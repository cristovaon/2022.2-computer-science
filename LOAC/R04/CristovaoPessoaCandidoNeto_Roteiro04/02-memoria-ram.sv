==> flow/design.v <==
parameter ADDR_LENGTH = 2;
parameter DATA_LENGTH = 4;
module ram_rw(
  input logic clk, SEL, reset,
  input logic [DATA_LENGTH-1:0] Din,
  input logic [ADDR_LENGTH-1:0] Addr,
  output logic [DATA_LENGTH-1:0] Dout
);
  logic [DATA_LENGTH-1:0] mem [0:(1 << ADDR_LENGTH)-1];
  always_ff @(posedge clk) begin
      if (SEL) begin   
        if (reset)
          mem[Addr] <= 4'b0000;
        else
          mem[Addr] <= Din;
      end
    else       
      Dout <= mem[Addr];
  end
endmodule
; ---- Reports on ram_rw
; What the tools print for ram_rw, step after step.
; Line numbers count from 1 in the design file above.
; Library cell names are shortened.
; The mark n/a stands for no value.
[setup]
design = ram_rw
clock_port = clk
library = sky130hd
pvt_corner = tt_025C_1v80

; ---- After elaboration
; Yosys after proc, flatten, opt, wreduce and memory -nomap, before mapping. Enables and synchronous resets that opt folds into registers are not counted as muxes. Memory bits, and registers merged into a memory's read port (data or address), are not among the register bits. Print and check cells are not counted. Equal cells are merged and count once.
; Memory sizes are those after Yosys's memory passes, which may raise the word count (mostly to a power of two), join words into wider ones and drop unused or constant bits.
[bits]
register_bits = 0
ramBits = 16
clocked_rd_ports_x_width = 4
n_memories = 1
in_bits = 9
output_inout_bits = 4
wordCells = 10
[mem_list]
columns = memory, words, width, read_ports, write_ports, line_no
row1 = mem, 4, 4, 1, 1, 9  ; logic [DATA_LENGTH-1:0] mem [0:(1 << ADDR_LENGTH)-1];
[op_classes]
mux = 7
logic = 1
reduce_and_logical = 1
[op_table]
columns = cell, n
row1 = two-way mux 4 bit, 3
row2 = two-way mux 1 bit, 4
row3 = bitwise OR 1 bit, 1
row4 = zero test 1 bit, 1

; ---- Depth
; Yosys ltp: most cells in a row. Word level: on the elaborated netlist, between registers, memories and ports. Mapped: between sequential cells and ports; inverters and the memories' decode and read muxes count.
[logic_depth]
depth_word = 3
ABC_AREA = 0
mapped_depth = 2
depth_no_buf = 1

; ---- Netlist
; The flow's flattened synthesis, as Yosys stat reports it; memories are mapped. The netlist is that of the ABC_AREA named above (0 if unset); the other value can give another one.
[types]
columns = cell, n, type_area_um2
row1 = edfxtp_1, 20, 600.576
row2 = mux4_2, 4, 90.086
row3 = and3b_1, 4, 35.034
row4 = and3b_2, 2, 20.019
row5 = buf_6, 1, 11.261
row6 = and3_2, 1, 7.507
row7 = nor3b_1, 1, 7.507
row8 = inv_1, 1, 3.754
[synth_totals]
cells = 34
mapped_area_um2 = 775.7
sequential_area_um2 = 600.6
flip_flops = 20
buffers = 1

; ---- Path before layout
; OpenSTA on the mapped netlist: ideal clock, no wires. The path of least setup slack (recovery checks aside). Input and output delay are each 20% of the period. Register names are those of the netlist, which keeps one name where synthesis merged equal registers.
[synth_path]
kind = input to register
startpoint = input port Addr[0]
endpoint = memory mem[0][0]
tclk_ns = 1.26
launch_ns = 0.252
t_arrival_ns = 0.764
t_required_ns = 0.893
setup_slack_ns = 0.130
delay_ns = 0.879
driving_pins = 2
n_path_buf = 1
synth_period_reached_ns = 1.13
; "delay_ns" is the arrival time less input delay plus setup time.
; "driving_pins" counts driving pins, that of a launching flip-flop among them; a cell with two outputs on the path counts twice.
; "synth_period_reached_ns" = period - worst setup slack (recovery checks aside). The figure is calculated, with input and output delays left at 20% of the set period.
[synth_via]
cell_sequence = buf_6 nor3b_1
elab_chain_len = 0
cone_cells = 0
lines_between = 0
[synth_lines]
columns = element, line_no
row1 = from (decl), 6  ; input logic [ADDR_LENGTH-1:0] Addr,
row2 = to (decl), 9  ; logic [DATA_LENGTH-1:0] mem [0:(1 << ADDR_LENGTH)-1];

; ---- Worst path after layout
; Path of least setup slack in the final report of run 2 (OpenROAD, finished layout, wires in). Where an end is a register, its clock arrival counts in the times.
[layout_path]
kind = register to output
startpoint = register Dout[3]
endpoint = output port Dout[3]
tclk_ns = 2.08
launch_ns = 0.25
t_arrival_ns = 1.13
t_required_ns = 1.66
setup_slack_ns = 0.54
driving_pins = 2
n_path_buf = 1
[layout_via]
cell_sequence = edfxtp_1 clkdlybuf4s50_1
elab_chain_len = 0
cone_cells = 0
lines_between = 0
[layout_lines]
columns = element, line_no
row1 = from (decl), 7  ; output logic [DATA_LENGTH-1:0] Dout
row2 = to (decl), 7

==> runs of ram_rw <==
Record of 2 stored runs of the RTL-to-layout flow on ram_rw, platform sky130hd. The runs are unordered. Constraints: input delay and output delay 20% of the set period each, output load 0.01 pF.
"critical_path_time_ns" means the part of the period allowed to the worst setup path (the constraints hold back 20% at inputs and 20% at outputs) less its slack; where the path has registers, the arrival times of their clocks count too.
"design_power_uw": no workload was simulated; the value follows from the tool's default switching activity.

# run 1
==> flow/run.sh <==
#!/bin/bash
# the make line also repeats the synthesis and layout settings of config.mk as NAME=value (left out here)
make -C /OpenROAD-flow-scripts/flow DESIGN_CONFIG=/design/flow/config.mk WORK_HOME=/design/flow/orfs CLKGATE_MAP_FILE= finish
==> flow/config.mk <==
export PLATFORM = sky130hd
export DESIGN_NAME = ram_rw
export DESIGN_NICKNAME = ram_rw
export VERILOG_FILES = /design/flow/design.v
export SDC_FILE = /design/flow/constraint.sdc
export NUM_CORES = 4
export LEC_CHECK = 0
export ABC_AREA = 0
export CAP_MARGIN = 20
export CELL_PAD_IN_SITES_DETAIL_PLACEMENT = 1
export CORE_MARGIN = 2
export CORE_UTILIZATION = 65
export HOLD_SLACK_MARGIN = 0.24
export PLACE_DENSITY_LB_ADDON = 0.27
export SLEW_MARGIN = 30
==> flow/constraint.sdc <==
create_clock -name core_clock -period 1.61 [get_ports {clk}]
set_input_delay 0.3220 -clock core_clock [delete_from_list [all_inputs] [get_ports {clk}]]
set_output_delay 0.3220 -clock core_clock [all_outputs]
set_load 0.01 [all_outputs]

==> run 1: results <==
outcome="no results, placement failed with DPL-0033"

# run 2
==> flow/run.sh <==
#!/bin/bash
# the make line also repeats the synthesis and layout settings of config.mk as NAME=value (left out here)
make -C /OpenROAD-flow-scripts/flow DESIGN_CONFIG=/design/flow/config.mk WORK_HOME=/design/flow/orfs CLKGATE_MAP_FILE= finish
==> flow/config.mk <==
export PLATFORM = sky130hd
export DESIGN_NAME = ram_rw
export DESIGN_NICKNAME = ram_rw
export VERILOG_FILES = /design/flow/design.v
export SDC_FILE = /design/flow/constraint.sdc
export NUM_CORES = 4
export LEC_CHECK = 0
export CAP_MARGIN = 20
export CELL_PAD_IN_SITES_DETAIL_PLACEMENT = 1
export CORE_MARGIN = 2
export CORE_UTILIZATION = 21
export GPL_ROUTABILITY_DRIVEN = 0
export MIN_ROUTING_LAYER = met1
export PLACE_DENSITY = 0.48
export SETUP_SLACK_MARGIN = 0.4
export SLEW_MARGIN = 15
==> flow/constraint.sdc <==
create_clock -name core_clock -period 2.08 [get_ports {clk}]
set_input_delay 0.4160 -clock core_clock [delete_from_list [all_inputs] [get_ports {clk}]]
set_output_delay 0.4160 -clock core_clock [all_outputs]
set_load 0.01 [all_outputs]

==> run 2: results <==
layout_stdcell_area_um2=996.0
critical_path_time_ns=1.13
timing.worst_path_kind="register to output"
design_power_uw=780.2
synth_chip_area_um2=775.7
setupTns_ns=0.000
design_die_area_um2=4196.4
timing.hold.ws_ns=0.639
final_util_frac=0.276
setup_worst_slack_ns=0.536
